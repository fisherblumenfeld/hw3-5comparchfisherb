==> flow/design.v <==
module dff(clk, reset, enable, d, q);
   input logic clk, enable, reset, d;
   output wire q;
   logic temp;
   always @(posedge clk) begin
      temp = d;
      if (reset) begin
         temp = 0;
      end
   end
   assign q = (enable) ? temp : 1'bz;
endmodule
module register
#(parameter n = 32)  
(clk, A, reset, enable, Z);
   input logic [n-1:0] A;
   input logic reset, enable, clk;
   output logic [n-1:0] Z;
   genvar i;
   generate
    for (i = 0; i < n; i ++) begin
        dff instance_i(.clk(clk), .reset(reset), .enable(enable), .d(A[i]), .q(Z[i]));
    end
   endgenerate 
endmodule
module ram
#(parameter logHeight = 3)  
(bytein, byteout, adr, rwn, clock);  
    input logic [7:0] bytein;
    input logic [logHeight+1:0] adr;
    input logic rwn,clock;
    output logic [7:0] byteout;
    logic [7:0] ram_arr [2**(logHeight+2)-1 :0];
    logic [7:0] ram_out [2**(logHeight+2)-1 :0]; 
    genvar j;
    genvar k;
    generate
        for (j = 0; j < 2**logHeight; j = j + 1) begin
            for (k = 0; k < 4; k++)begin
                register #(.n(8)) instance_j_k (
                    .clk(clock), 
                    .reset(1'b0), 
                    .enable(1'b1), 
                    .A(ram_arr[j*4 + k]), 
                    .Z(ram_out[j*4 + k])
                );
            end
        end
    endgenerate     
    int bytenum;
    int wordnum;
    int bytestart;
    int byteend;
    always @(posedge(clock)) begin
        if (rwn) begin
            byteout =  ram_out [adr];
        end
        else begin
            ram_arr [adr] = bytein;
        end 
    end
endmodule
* Reports on ram
The steps from the RTL of ram to its reports follow in flow order.
Line numbers count from 1 in the design file above.
Operators: Yosys type, input widths -> output width; for muxes data width and select width s.
Cell names lack the library's common part.
Not given: -
- Top module :: ram
- Clock input :: clock
- Library :: sky130hd
- Library corner :: tt_025C_1v80

* Word-level counts
Source: Yosys, flattened and elaborated. Widths are those after wreduce. Registers that Yosys merges into a memory's read port (data or address) are not register bits. Print and check cells do not count. Equal cells are merged and count once.
Yosys's memory passes give these memory sizes; they may raise the number of words (mostly to a power of two), join words into wider ones and drop unused or constant bits.
- Equality and inequality tests :: 31
- Muxes and demuxes :: 4
- Reduce/logical cells :: 1
** Operators with widths (number)
- $pmux 8 s32 :: 1
- $eq 5x5->1 const B :: 16
- $eq 5x4->1 const B :: 8
- $eq 5x3->1 const B :: 4
- $eq 5x2->1 const B :: 2
- $mux 8 :: 1
- $eq 5x1->1 const B :: 1
- $logic_not 5->1 :: 1
- $mux 5 :: 1
- $mux 1 :: 1
- Elaborated cells :: 38
- Input port bits :: 15
- Flip-flop bits (word level) :: 8
- RAM bits :: 256
- Output and inout port bits :: 8
- Memories :: 1
** Memory list
- ram_arr :: depth 32, bits a word 8, line 33 : logic [7:0] ram_arr [2**(logHeight+2)-1 :0];

* Longest topological paths
Longest topological path by Yosys (ltp), each cell counted once; first at word level (registers and memories cut), then after technology mapping (sequential cells cut; the memories' decode and read muxes count).
- Word-level depth :: 2
- ABC_AREA :: 0
- Depth in mapped cells :: 8
- Mapped depth without buffers :: 5

* Synthesis result
The flow's flattened synthesis, as Yosys stat reports it; memories are mapped. The netlist is that of the ABC_AREA named above (0 if unset); the other value can give another one.
Totals and module areas in this step are rounded.
** Cells by type
- edfxtp_1 :: number 264, area in all 7.93E+03 um2
- dfxtp_1 :: number 256, area in all 5.12E+03 um2
- nand3_1 :: number 69, area in all 345.331 um2
- buf_6 :: number 16, area in all 180.173 um2
- nor4_1 :: number 25, area in all 156.4 um2
- mux2i_1 :: number 15, area in all 150.144 um2
- a22oi_1 :: number 18, area in all 135.13 um2
- nand4_1 :: number 21, area in all 131.376 um2
- buf_2 :: number 25, area in all 125.12 um2
- a32o_1 :: number 12, area in all 120.115 um2
- mux2_2 :: number 10, area in all 112.608 um2
- nor3_1 :: number 21, area in all 105.101 um2
- and3_1 :: number 16, area in all 100.096 um2
- a32oi_1 :: number 11, area in all 96.342 um2
- nand2_1 :: number 24, area in all 90.086 um2
- nor2_1 :: number 24, area in all 90.086 um2
- a31oi_1 :: number 11, area in all 68.816 um2
- a21oi_1 :: number 11, area in all 55.053 um2
Other cell types: 53; their cells: 124.
- Flip-flops :: 520
- Cell area after synthesis :: 16000 um2
- Buffer cells :: 55
- Cell count :: 973
- Area of sequential cells :: 13000 um2
The figures by module come from a second, unflattened synthesis with its own total; it is not the netlist above.
- Cells (unflattened synthesis) :: 1238
- Area total of the unflattened synthesis :: 19000 um2
Rows give one instance, submodules left out.
** Modules
- ram :: seq. area 7900 um2, times used 1, cells 726, area 11000 um2
- dff :: seq. area 20 um2, times used 256, cells 2, area 34 um2
- register (n=8) :: seq. area 0.0 um2, times used 32, cells 0, area 0.0 um2

* Worst setup path after synthesis
Path of least setup slack by OpenSTA after synthesis, without wires, with an ideal clock, recovery checks aside; 20% of the period is set as input and as output delay. Where synthesis merged equal registers, the netlist keeps one of their names.
- Path kind :: in2reg
- Start point :: in adr[2]
- End point :: mem ram_arr[1][0]
- Buffers on the path :: 5
- Required time :: 3.875 ns
- Arrival time :: 2.634 ns
- External input delay :: 0.854 ns
- Delay of the path :: 2.175 ns
- Setup time :: 0.395 ns
- Time at the first pin :: 0.854 ns
- Path slack :: 1.242 ns
- Clock period :: 4.27 ns
- Stages :: 7
- Synthesis period reached :: 3.028 ns
"delay of the path" is the arrival time less input delay plus setup time.
"stages" counts driving pins, that of a launching flip-flop among them; a cell with two outputs on the path counts twice.
"synthesis period reached" = period - worst setup slack (recovery checks aside). The figure is calculated, with input and output delays left at 20% of the set period.
The rows between start and end are the longest chain of elaborated cells between them; the timing report does not say that the signal goes this way. Where chains are equally long, one stands for them.
Each line given opens the expression or statement behind the cell; cells for indexed reads and writes are added by Yosys, which also makes memories of some case tables.
- Cell sequence :: buf_6 buf_8 buf_2 buf_6 buf_2 or2_1 nor4_1
- Cells in the longest elaborated chain :: 1
- Elaborated cells between the ends (all ways) :: 1
- Source lines of those cells :: 1
- Classes of those cells :: 1 x mux
** Ends and longest elaborated chain, after synthesis
- from (decl) :: line 30 : input logic [logHeight+1:0] adr;
- $mux 5 :: line 55 : if (rwn) begin
- to (decl) :: line 33 : logic [7:0] ram_arr [2**(logHeight+2)-1 :0];

* Worst path after layout
From the final timing report of record 1: the path of least setup slack in the routed layout; clock arrival at registers is part of the times.
- Path kind :: in2reg
- Start point :: in adr[3]
- End point :: reg byteout[7]
- Buffers on the path :: 1
- Clock period :: 3.83 ns
- Stages :: 6
- Arrival time :: 3.29 ns
- Setup time :: 0.28 ns
- Time at the first pin :: 0.77 ns
- Required time :: 4.11 ns
- External input delay :: 0.77 ns
- Path slack :: 0.83 ns
The rows between start and end are the longest chain of elaborated cells between them; the timing report does not say that the signal goes this way. Where chains are equally long, one stands for them.
- Cell sequence :: buf_2 and2b_1 nand3_1 nand4_1 a2111oi_0 a31oi_1
- Cells in the longest elaborated chain :: 2
- Elaborated cells between the ends (all ways) :: 33
- Source lines of those cells :: 1
- Classes of those cells :: 31 x eq/ne; 1 x mux; 1 x reduce/logical
** Ends and longest elaborated chain, after layout
- from (decl) :: line 30 : input logic [logHeight+1:0] adr;
- $eq 5x5->1 :: line 56 : byteout =  ram_out [adr];
- $pmux 8 s32 :: line 56
- to (assign) :: line 56
- to (decl) :: line 32 : output logic [7:0] byteout;

Subject: flow runs of ram

Hi,

Record of 2 stored runs of the RTL-to-layout flow on ram, platform sky130hd. The runs are unordered. Constraints: input delay and output delay 20% of the set period each, output load 0.01 pF.
"clock period reached": clock period set for the run, less the worst setup slack. It is reckoned from that one timing run; input and output delays stay at 20% of the period that was set.
Values from the reports are rounded here.

* Record 1
** Files
==> flow/run.sh <==
#!/bin/bash
# the make line also repeats the synthesis and layout settings of config.mk as NAME=value (left out here)
make -C /OpenROAD-flow-scripts/flow DESIGN_CONFIG=/design/flow/config.mk WORK_HOME=/design/flow/orfs CLKGATE_MAP_FILE= finish
==> flow/config.mk <==
export PLATFORM = sky130hd
export DESIGN_NAME = ram
export DESIGN_NICKNAME = ram
export VERILOG_FILES = /design/flow/design.v
export SDC_FILE = /design/flow/constraint.sdc
export NUM_CORES = 4
export LEC_CHECK = 0
export CAP_MARGIN = 20
export CORE_MARGIN = 2
export CORE_UTILIZATION = 40
export SLEW_MARGIN = 20
==> flow/constraint.sdc <==
create_clock -name core_clock -period 3.83 [get_ports {clock}]
set_input_delay 0.7660 -clock core_clock [delete_from_list [all_inputs] [get_ports {clock}]]
set_output_delay 0.7660 -clock core_clock [all_outputs]
set_load 0.01 [all_outputs]
** Results
- Worst setup slack after layout :: 0.83 ns
- Mapped cell area after synthesis :: 16000 um2
- Clock period reached :: 3.003 ns
- Die area :: 42000 um2
- Std-cell area (final layout) :: 19000 um2

* Record 2
** Files
==> flow/run.sh <==
#!/bin/bash
# the make line also repeats the synthesis and layout settings of config.mk as NAME=value (left out here)
make -C /OpenROAD-flow-scripts/flow DESIGN_CONFIG=/design/flow/config.mk WORK_HOME=/design/flow/orfs CLKGATE_MAP_FILE= finish
==> flow/config.mk <==
export PLATFORM = sky130hd
export DESIGN_NAME = ram
export DESIGN_NICKNAME = ram
export VERILOG_FILES = /design/flow/design.v
export SDC_FILE = /design/flow/constraint.sdc
export NUM_CORES = 4
export LEC_CHECK = 0
export CAP_MARGIN = 35
export CELL_PAD_IN_SITES_GLOBAL_PLACEMENT = 1
export CORE_MARGIN = 2
export CORE_UTILIZATION = 48
export PLACE_DENSITY_LB_ADDON = 0.28
export SETUP_SLACK_MARGIN = 0.36
export SLEW_MARGIN = 20
==> flow/constraint.sdc <==
create_clock -name core_clock -period 5.16 [get_ports {clock}]
set_input_delay 1.0320 -clock core_clock [delete_from_list [all_inputs] [get_ports {clock}]]
set_output_delay 1.0320 -clock core_clock [all_outputs]
set_load 0.01 [all_outputs]
** Results
- Worst setup slack after layout :: 1.9 ns
- Mapped cell area after synthesis :: 16000 um2
- Clock period reached :: 3.301 ns
- Die area :: 35000 um2
- Std-cell area (final layout) :: 19000 um2

Regards
